==> flow/design.v <==
module dot_cord(reset_col, dot_y_cord, dot_x_cord, dot_clk, up, collided, keep_moving);
	input dot_clk;
	input up;
	input collided;
	input keep_moving;
	output reg [6:0] dot_y_cord = 7'd59;
	output reg [7:0] dot_x_cord = 8'd0;
	output reg reset_col;
	always @(posedge dot_clk)
	begin
		if (collided) begin
			dot_y_cord <= 7'd59;
			dot_x_cord <= 8'd0;
			reset_col <= 1'b0;
			end
		else if (!keep_moving) begin
			dot_x_cord <= dot_x_cord;
			dot_y_cord <= dot_y_cord;
			reset_col <= 1'b1;
			end
		else if (dot_x_cord == 8'd160) begin
			reset_col <= 1'b0;
			dot_x_cord <= 8'd0;
			end
		else if (up) begin
			dot_y_cord <= dot_y_cord - 1;
			dot_x_cord <= dot_x_cord + 1;
			reset_col <= 1'b1;
			end
		else begin
			dot_y_cord <= dot_y_cord + 1;
			dot_x_cord <= dot_x_cord + 1;
			reset_col <= 1'b1;
			end
	end
endmodule
Tool chain data of dot_cord. The steps from the RTL of dot_cord to its reports follow in flow order. Lines are those of the file above, counted from 1. Operators carry their Yosys type and port widths (W data, S select, Z words). The mark -- stands for no value.

Design top: dot_cord. Clock port: dot_clk. Standard-cell library: sky130hd. Timing corner: tt_025C_1v80.

After elaboration. Counts by Yosys on the flattened word-level netlist (proc, flatten, opt, wreduce; memories kept). Register bits leave out memories and registers merged into their read ports (data or address); mux counts leave out enables and synchronous resets folded into registers. Print and check cells are left out. Cells with the same type and inputs are merged into one.

The entry for $add $sub $neg reads 3. The entry for eq/ne operators reads 1. The entry for muxes and demuxes reads 4. For bitwise logic cells the number is 1. Under reductions and logical operators stands 1.

Operators by type and width (number): $add A8 B1 Y8 const B (1); $eq A8 B8 Y1 const B (1); $mux W8 (1); $add A7 B1 Y7 const B (1); $sub A7 B1 Y7 const B (1); $mux W7 (1); $reduce_and A2 Y1 (1); $mux W1 (2); $not A1 Y1 (1).

The entry for register bits after elaboration reads 16. Output and inout port bits: 16. Word-level cells: 13.

Longest topological paths. Depth = most cells in a row (Yosys ltp): at word level without a register or memory, in the mapped netlist without a sequential cell, where the memories' decode and read muxes count.

The entry for word-level depth reads 3. The entry for ABC_AREA reads 1. For mapped depth the number is 10. The entry for gate-level depth less buffers reads 10.

After synthesis. Yosys stat after the flow's synthesis: flattened, memories mapped to cells. It holds for the ABC_AREA given above (unset counts as 0); a run with the other value may have another netlist. Totals and module areas in this step are rounded.

Under cell count stands 134. For mapped area the number is 980 um^2. Sequential part of the area: 320 um^2. The entry for flip-flops reads 16.

Cell types: sky130_fd_sc_hd__dfxtp_1 (number 16, total area 320.307 um^2); sky130_fd_sc_hd__nand2_1 (number 30, total area 112.608 um^2); sky130_fd_sc_hd__ha_1 (number 7, total area 87.584 um^2); sky130_fd_sc_hd__inv_1 (number 17, total area 63.811 um^2); sky130_fd_sc_hd__a21oi_1 (number 11, total area 55.053 um^2); sky130_fd_sc_hd__nand3_1 (number 9, total area 45.043 um^2); sky130_fd_sc_hd__nor2_1 (number 10, total area 37.536 um^2); sky130_fd_sc_hd__nand3_2 (number 3, total area 30.029 um^2); sky130_fd_sc_hd__xor2_1 (number 3, total area 26.275 um^2); sky130_fd_sc_hd__fa_1 (number 1, total area 20.019 um^2); sky130_fd_sc_hd__nand2_2 (number 3, total area 18.768 um^2); sky130_fd_sc_hd__nor2_2 (number 3, total area 18.768 um^2); sky130_fd_sc_hd__xnor2_1 (number 2, total area 17.517 um^2); sky130_fd_sc_hd__o21ai_0 (number 3, total area 15.014 um^2); sky130_fd_sc_hd__o21ai_1 (number 3, total area 15.014 um^2); sky130_fd_sc_hd__and2_1 (number 2, total area 12.512 um^2); sky130_fd_sc_hd__nand4_1 (number 2, total area 12.512 um^2); sky130_fd_sc_hd__buf_6 (number 1, total area 11.261 um^2).

Not listed: further types 8, cells in them 8.

Worst setup path after synthesis. Source: OpenSTA report_checks on the synthesized netlist (no wires, ideal clock, input and output delay 20% of the period each), path of least setup slack; recovery checks are left aside. Register names are those of the netlist, which keeps one name where synthesis merged equal registers.

Path kind: input-to-reg. Start: input up. End: register dot_y_cord[6]. Clock period: 2990 ps. The entry for external input delay reads 598 ps. The figure for library setup time is 131 ps. Under arrival stands 1516 ps. The entry for data required time reads 2859 ps. Path slack: 1344 ps. For delay of the path the number is 1049 ps. The entry for driving pins on the path reads 10. Path buffers: 0. The entry for synthesis period reached reads 1646 ps.

"delay of the path" = arrival - input delay + setup time. "driving pins on the path" counts driving pins, that of a launching flip-flop among them; a cell with two outputs on the path counts twice. "synthesis period reached" is the clock period less the worst setup slack; recovery checks do not enter. This is arithmetic on one report: input and output delays are still those of the set period (20% each). Between the ends stands the longest chain of elaborated cells between them, by number of cells; it is not shown to be the way that was timed. Of several equally long chains one is given. Each line given opens the expression or statement behind the cell; cells for indexed reads and writes are added by Yosys, which also makes memories of some case tables. At most two assigning lines are given for a register; there are more.

Cell sequence: sky130_fd_sc_hd__inv_1 > sky130_fd_sc_hd__fa_1 > sky130_fd_sc_hd__inv_1 > sky130_fd_sc_hd__nand2_1 > sky130_fd_sc_hd__nand2_1 > sky130_fd_sc_hd__nand3_1 > sky130_fd_sc_hd__nand3_1 > sky130_fd_sc_hd__nand2_1 > sky130_fd_sc_hd__nand2_1 > sky130_fd_sc_hd__a21oi_2. Under length of the longest elaborated chain stands 1.

Ends and longest elaborated chain, after synthesis: from (decl) (line 3) `input up;`; $mux W7 (line 25) `else if (up) begin`; to (assign) (line 26) `dot_y_cord <= dot_y_cord - 1;`; to (assign) (line 31) `dot_y_cord <= dot_y_cord + 1;`; to (decl) (line 6) `output reg [6:0] dot_y_cord = 7'd59;`.

Worst path after layout. Path of least setup slack in the final report of run 1 (OpenROAD, finished layout, wires in). Where an end is a register, its clock arrival counts in the times. The report prints the path's times to 10 ps; the period is as set.

Path kind: input-to-reg. Start: input up. End: register dot_y_cord[6]. Clock period: 2940 ps. The entry for external input delay reads 590 ps. The figure for library setup time is 120 ps. Under arrival stands 2290 ps. The entry for data required time reads 3060 ps. Path slack: 770 ps. The entry for driving pins on the path reads 11. Path buffers: 1.

Between the ends stands the longest chain of elaborated cells between them, by number of cells; it is not shown to be the way that was timed. Of several equally long chains one is given. At most two assigning lines are given for a register; there are more.

Cell sequence: sky130_fd_sc_hd__clkdlybuf4s50_1 > sky130_fd_sc_hd__inv_1 > sky130_fd_sc_hd__fa_1 > sky130_fd_sc_hd__inv_1 > sky130_fd_sc_hd__nand2_1 > sky130_fd_sc_hd__nand2_1 > sky130_fd_sc_hd__nand3_1 > sky130_fd_sc_hd__nand3_1 > sky130_fd_sc_hd__nand2_1 > sky130_fd_sc_hd__nand2_1 > sky130_fd_sc_hd__a21oi_2. Under length of the longest elaborated chain stands 1.

Ends and longest elaborated chain, post-layout: from (decl) (line 3) `input up;`; $mux W7 (line 25) `else if (up) begin`; to (assign) (line 26) `dot_y_cord <= dot_y_cord - 1;`; to (assign) (line 31) `dot_y_cord <= dot_y_cord + 1;`; to (decl) (line 6) `output reg [6:0] dot_y_cord = 7'd59;`.

# Flow runs of dot_cord

Below are 2 stored runs of the flow (Yosys, OpenROAD; platform sky130hd) on dot_cord, each with its settings and what was measured, unordered. Constraints: input delay and output delay 20% of the set period each, output load 0.01 pF. "period achieved" means the clock period less the worst setup slack. The figure is calculated, with input and output delays left at 20% of the set period. "time of the worst setup path" is the time allowed to the run's worst setup path (the clock period less input and output delay, where it has them) less its slack. Clock arrival times count: a late capture clock shortens it, a late launch clock lengthens it. By "total power of the final layout" is meant OpenSTA's value without simulated activity: inputs other than the clock are taken to toggle once in ten clock periods, and the tool carries that through the logic. "time of the worst setup path" is given in steps of 10 ps. The results are shown rounded.

Run 1 has these settings: period_ns 2.94; CORE_UTILIZATION 29; PLACE_DENSITY_LB_ADDON 0.26; CORE_ASPECT_RATIO 0.89; CORE_MARGIN 2; ABC_AREA 1; CTS_CLUSTER_DIAMETER 334; CAP_MARGIN 20; SLEW_MARGIN 20. The chip area after synthesis (Yosys) stands at 980 um^2. The total die area comes to 3,900 um^2. The standard-cell area after layout stands at 1,300 um^2. The post-layout utilization stands at 40 %. For the smallest setup slack the run shows 770 ps. The post-route setup TNS stands at 0 ps. The worst hold slack in the final report stands at 510 ps. The total power of the final layout reads 580 µW. The period achieved stands at 2,170 ps. The time of the worst setup path stands at 1,580 ps. Kind of the worst setup path: input-to-reg.

Run 2 has these settings: period_ns 1.34; CORE_UTILIZATION 66; SETUP_SLACK_MARGIN 0.27; CORE_ASPECT_RATIO 1.24; CORE_MARGIN 6; ABC_AREA 1; GPL_ROUTABILITY_DRIVEN 1; CTS_CLUSTER_SIZE 84; CAP_MARGIN 20; SLEW_MARGIN 20. Outcome: incomplete, placement halted on GPL-0301.
